==> flow/design.v <==
module alu4 (
    input [2:0] func,  
    input [3:0] a,  
    input [3:0] b,  
    output reg [3:0] y  
);
    reg [3:0] b_comp;
    always @(func or a or b) begin
        case (func)
            3'b000: begin
                y = a + b;
            end
            3'b001: begin
                y = a - b;
            end
            3'b010: begin
                y = ~a;
            end
            3'b011: begin
                y = a & b;
            end
            3'b100: begin
                y = a | b;
            end
            3'b101: begin
                y = a ^ b;
            end
            3'b110: begin
                y = ($signed(a) < $signed(b)) ? 1 : 0;
            end
            3'b111: begin
                y = (a == b) ? 1 : 0;
            end
            default: y = 4'b0000;  
        endcase
    end
endmodule
module alu4_practice (
    input func_btn,
    input [3:0] a,
    input [3:0] b,
    output reg [2:0] func,
    output [3:0] y
);
    initial begin
        func = 3'b000;
    end
    always @(posedge func_btn) begin
        if (func == 3'b111) begin
            func = 3'b000;
        end
        else begin
            func = func + 1;
        end
    end
    alu4 alu4(
        .func(func),
        .a(a),
        .b(b),
        .y(y)
    );
endmodule
# Step by step through the tools: alu4_practice
# Tool output for the design above, in the order of the flow.
# Line numbers count from 1 in the design file above.
# Operators: Yosys type, input widths -> output width; for muxes data width and select width s.
# Library cell names are shortened.
# Not given: -
[design] design="alu4_practice" clock="func_btn" cell_library="sky130hd" pvt_corner="tt_025C_1v80"

# Word level
# Yosys after proc, flatten, opt, wreduce and memory -nomap, before mapping. Enables and synchronous resets that opt folds into registers are not counted as muxes. Memory bits, and registers merged into a memory's read port (data or address), are not among the register bits. Print and check cells are not counted. Equal cells are merged and count once.
[bits] in_bits=9 out_inout_bits=7 elab_cells=21 reg_bits=3 n_memories=0 ram_bits=0 latchBits=0 clocked_rd_ports_x_width=0 rom_bits=0
[classes] multipliers=0 n_addsub=3 n_mux=3 n_eq=8 reduce_logical=1 shifts=0 cmp=1 div=0 logic=4
[op_table] operator="$pmux 4 s8" count=1
[op_table] operator="$eq 3x3->1 const B" count=4
[op_table] operator="$eq 3x2->1 const B" count=2
[op_table] operator="$add 4x4->4" count=1
[op_table] operator="$sub 4x4->4" count=1
[op_table] operator="$lt 4x4->1" count=1
[op_table] operator="$eq 4x4->1" count=1
[op_table] operator="$and 4x4->4" count=1
[op_table] operator="$or 4x4->4" count=1
[op_table] operator="$xor 4x4->4" count=1
[op_table] operator="$not 4->4" count=1
[op_table] operator="$add 3x1->3 const B" count=1
[op_table] operator="$eq 3x1->1 const B" count=1
[op_table] operator="$logic_not 3->1" count=1
[op_table] operator="$mux 1" count=2

# Logic depth
# Longest topological path by Yosys (ltp), each cell counted once; first at word level (registers and memories cut), then after technology mapping (sequential cells cut; the memories' decode and read muxes count).
[depth] ltp_word=3 abc_area=0 mapped_depth=7 mapped_depth_nobuf=7

# After synthesis
# Yosys stat after the flow's synthesis: flattened, memories mapped to cells. It holds for the ABC_AREA given above (unset counts as 0); a run with the other value may have another netlist.
# The area totals of this step are shown rounded.
[synth_totals] stdcells=81 ff_cells=3 seq_area_um2=60.1 mapped_area_um2=677
[by_type] cell="ha_1" count=18 type_area_um2=225.216
[by_type] cell="inv_1" count=17 type_area_um2=63.811
[by_type] cell="dfxtp_1" count=3 type_area_um2=60.058
[by_type] cell="fa_1" count=2 type_area_um2=40.038
[by_type] cell="a221oi_1" count=3 type_area_um2=26.275
[by_type] cell="o221ai_1" count=3 type_area_um2=26.275
[by_type] cell="nand2_1" count=6 type_area_um2=22.522
[by_type] cell="a21oi_1" count=4 type_area_um2=20.019
[by_type] cell="a32oi_1" count=2 type_area_um2=17.517
[by_type] cell="a21oi_4" count=1 type_area_um2=16.266
[by_type] cell="nor2_1" count=4 type_area_um2=15.014
[by_type] cell="buf_6" count=1 type_area_um2=11.261
[by_type] cell="or4_4" count=1 type_area_um2=11.261
[by_type] cell="mux2i_1" count=1 type_area_um2=10.01
[by_type] cell="o21ai_1" count=2 type_area_um2=10.01
[by_type] cell="a2111oi_0" count=1 type_area_um2=8.758
[by_type] cell="a211o_1" count=1 type_area_um2=8.758
[by_type] cell="a2bb2oi_1" count=1 type_area_um2=8.758
# Not listed: further types 10, cells in them 10.
# The figures by module come from a second, unflattened synthesis with its own total; it is not the netlist above.
[unflattened] cells_unflattened=80 area_unflattened_um2=651
# Rows give one instance, submodules left out.
[by_module] module="alu4" area_um2=549 cells=72 seq_area_um2=0.0 n_inst=1
[by_module] module="alu4_practice" area_um2=101 cells=8 seq_area_um2=60.1 n_inst=1

# Timing after synthesis
# Source: OpenSTA report_checks on the synthesized netlist (no wires, ideal clock, input and output delay 20% of the period each), path of least setup slack; recovery checks are left aside. Register names are those of the netlist, which keeps one name where synthesis merged equal registers.
[synth_timing] path_kind="in2out" start="input port a[0]" end="output port y[0]" out_delay_ns=0.614 setup_slack_ns=0.528 path_stages=7 required_time_ns=2.456 tclk_ns=3.07 path_delay_ns=1.314 t_arrival_ns=1.928 path_buffers=0 t_first_pin_ns=0.614 period_less_setup_slack_ns=2.542
# "path_delay_ns" is the arrival time less input delay plus setup time.
# A path that ends at an output port has no setup time.
# "path_stages" counts driving pins, that of a launching flip-flop among them; a cell with two outputs on the path counts twice.
# "period_less_setup_slack_ns" = period - worst setup slack (recovery checks aside). The figure is calculated, with input and output delays left at 20% of the set period.
# Between the ends stands the longest chain of elaborated cells between them, by number of cells; it is not shown to be the way that was timed. Of several equally long chains one is given.
# Each line given opens the expression or statement behind the cell; cells for indexed reads and writes are added by Yosys, which also makes memories of some case tables.
[synth_via] path_cell_list="inv_1 > ha_1 > inv_1 > fa_1 > a2111oi_0 > o221ai_1 > o2111ai_1" elab_chain_cells=3
[synth_lines] element="from (decl)" line=40 source="input [3:0] a,"
[synth_lines] element="$lt 4x4->1" line=29 source="y = ($signed(a) < $signed(b)) ? 1 : 0;"
[synth_lines] element="$mux 1" line=29
[synth_lines] element="$pmux 4 s8" line=9 source="case (func)"
[synth_lines] element="to (decl)" line=43 source="output [3:0] y"

# Path in the finished layout
# From the final timing report of stored run 1: the path of least setup slack in the routed layout; clock arrival at registers is part of the times.
[layout_timing] path_kind="reg2out" start="register func[0]" end="output port y[1]" tclk_ns=2.47 t_arrival_ns=2.05 path_buffers=3 out_delay_ns=0.49 t_first_pin_ns=0.23 setup_slack_ns=-0.07 required_time_ns=1.98 path_stages=10
# Between the ends stands the longest chain of elaborated cells between them, by number of cells; it is not shown to be the way that was timed. Of several equally long chains one is given.
[layout_via] path_cell_list="dfxtp_2 > buf_6 > inv_4 > ha_4 > or4_4 > a21oi_4 > buf_4 > nand2_1 > o21a_1 > buf_2" elab_chain_cells=2
[layout_lines] element="from (decl)" line=42 source="output reg [2:0] func,"
[layout_lines] element="from (assign)" line=50 source="func = 3'b000;"
[layout_lines] element="from (assign)" line=53 source="func = func + 1;"
[layout_lines] element="$eq 3x3->1" line=9 source="case (func)"
[layout_lines] element="$pmux 4 s8" line=9
[layout_lines] element="to (decl)" line=43 source="output [3:0] y"

# Record of 2 stored runs of the RTL-to-layout flow on alu4_practice, platform sky130hd. The runs are unordered. Constraints: input delay and output delay 20% of the set period each, output load 0.01 pF.
# "achievedPeriod_ns" means the clock period less the worst setup slack. The figure is calculated, with input and output delays left at 20% of the set period.
# "worst_path_time_ns" means the part of the period allowed to the worst setup path (the constraints hold back 20% at inputs and 20% at outputs) less its slack; where the path has registers, the arrival times of their clocks count too.
# By "final_power_uw" is meant OpenSTA's value without simulated activity: inputs other than the clock are taken to toggle once in ten clock periods, and the tool carries that through the logic.
# The results are shown rounded.
run="stored run 1" settings period_ns=2.47 CORE_UTILIZATION=20 CAP_MARGIN=20 CORE_MARGIN=2 SLEW_MARGIN=20
run="stored run 1" results post_route_stdcell_area_um2=1300 worst_path_time_ns=2.05 critical_path_type="reg2out" final_power_uw=256 setup_ws_ns=-0.073 die_area_um2=3870 final_hold_ws_ns=0.630 final_setup_tns_ns=-0.230 achievedPeriod_ns=2.543 final_util_frac=0.397 post_synth_area_um2=677
run="stored run 2" settings period_ns=1.42 CORE_UTILIZATION=16 SETUP_SLACK_MARGIN=0.01 PLACE_DENSITY=0.57 CORE_ASPECT_RATIO=0.97 CELL_PAD_IN_SITES_GLOBAL_PLACEMENT=2 TNS_END_PERCENT=10 ABC_AREA=0 CTS_CLUSTER_SIZE=36 MIN_ROUTING_LAYER="met1" CAP_MARGIN=20 CORE_MARGIN=2 SLEW_MARGIN=20
run="stored run 2" results post_route_stdcell_area_um2=1300 setup_ws_ns=-0.943 achievedPeriod_ns=2.363 final_power_uw=534 final_hold_ws_ns=0.617 final_util_frac=0.318 die_area_um2=4770 final_setup_tns_ns=-3.65 worst_path_time_ns=2.08 critical_path_type="reg2out" post_synth_area_um2=677
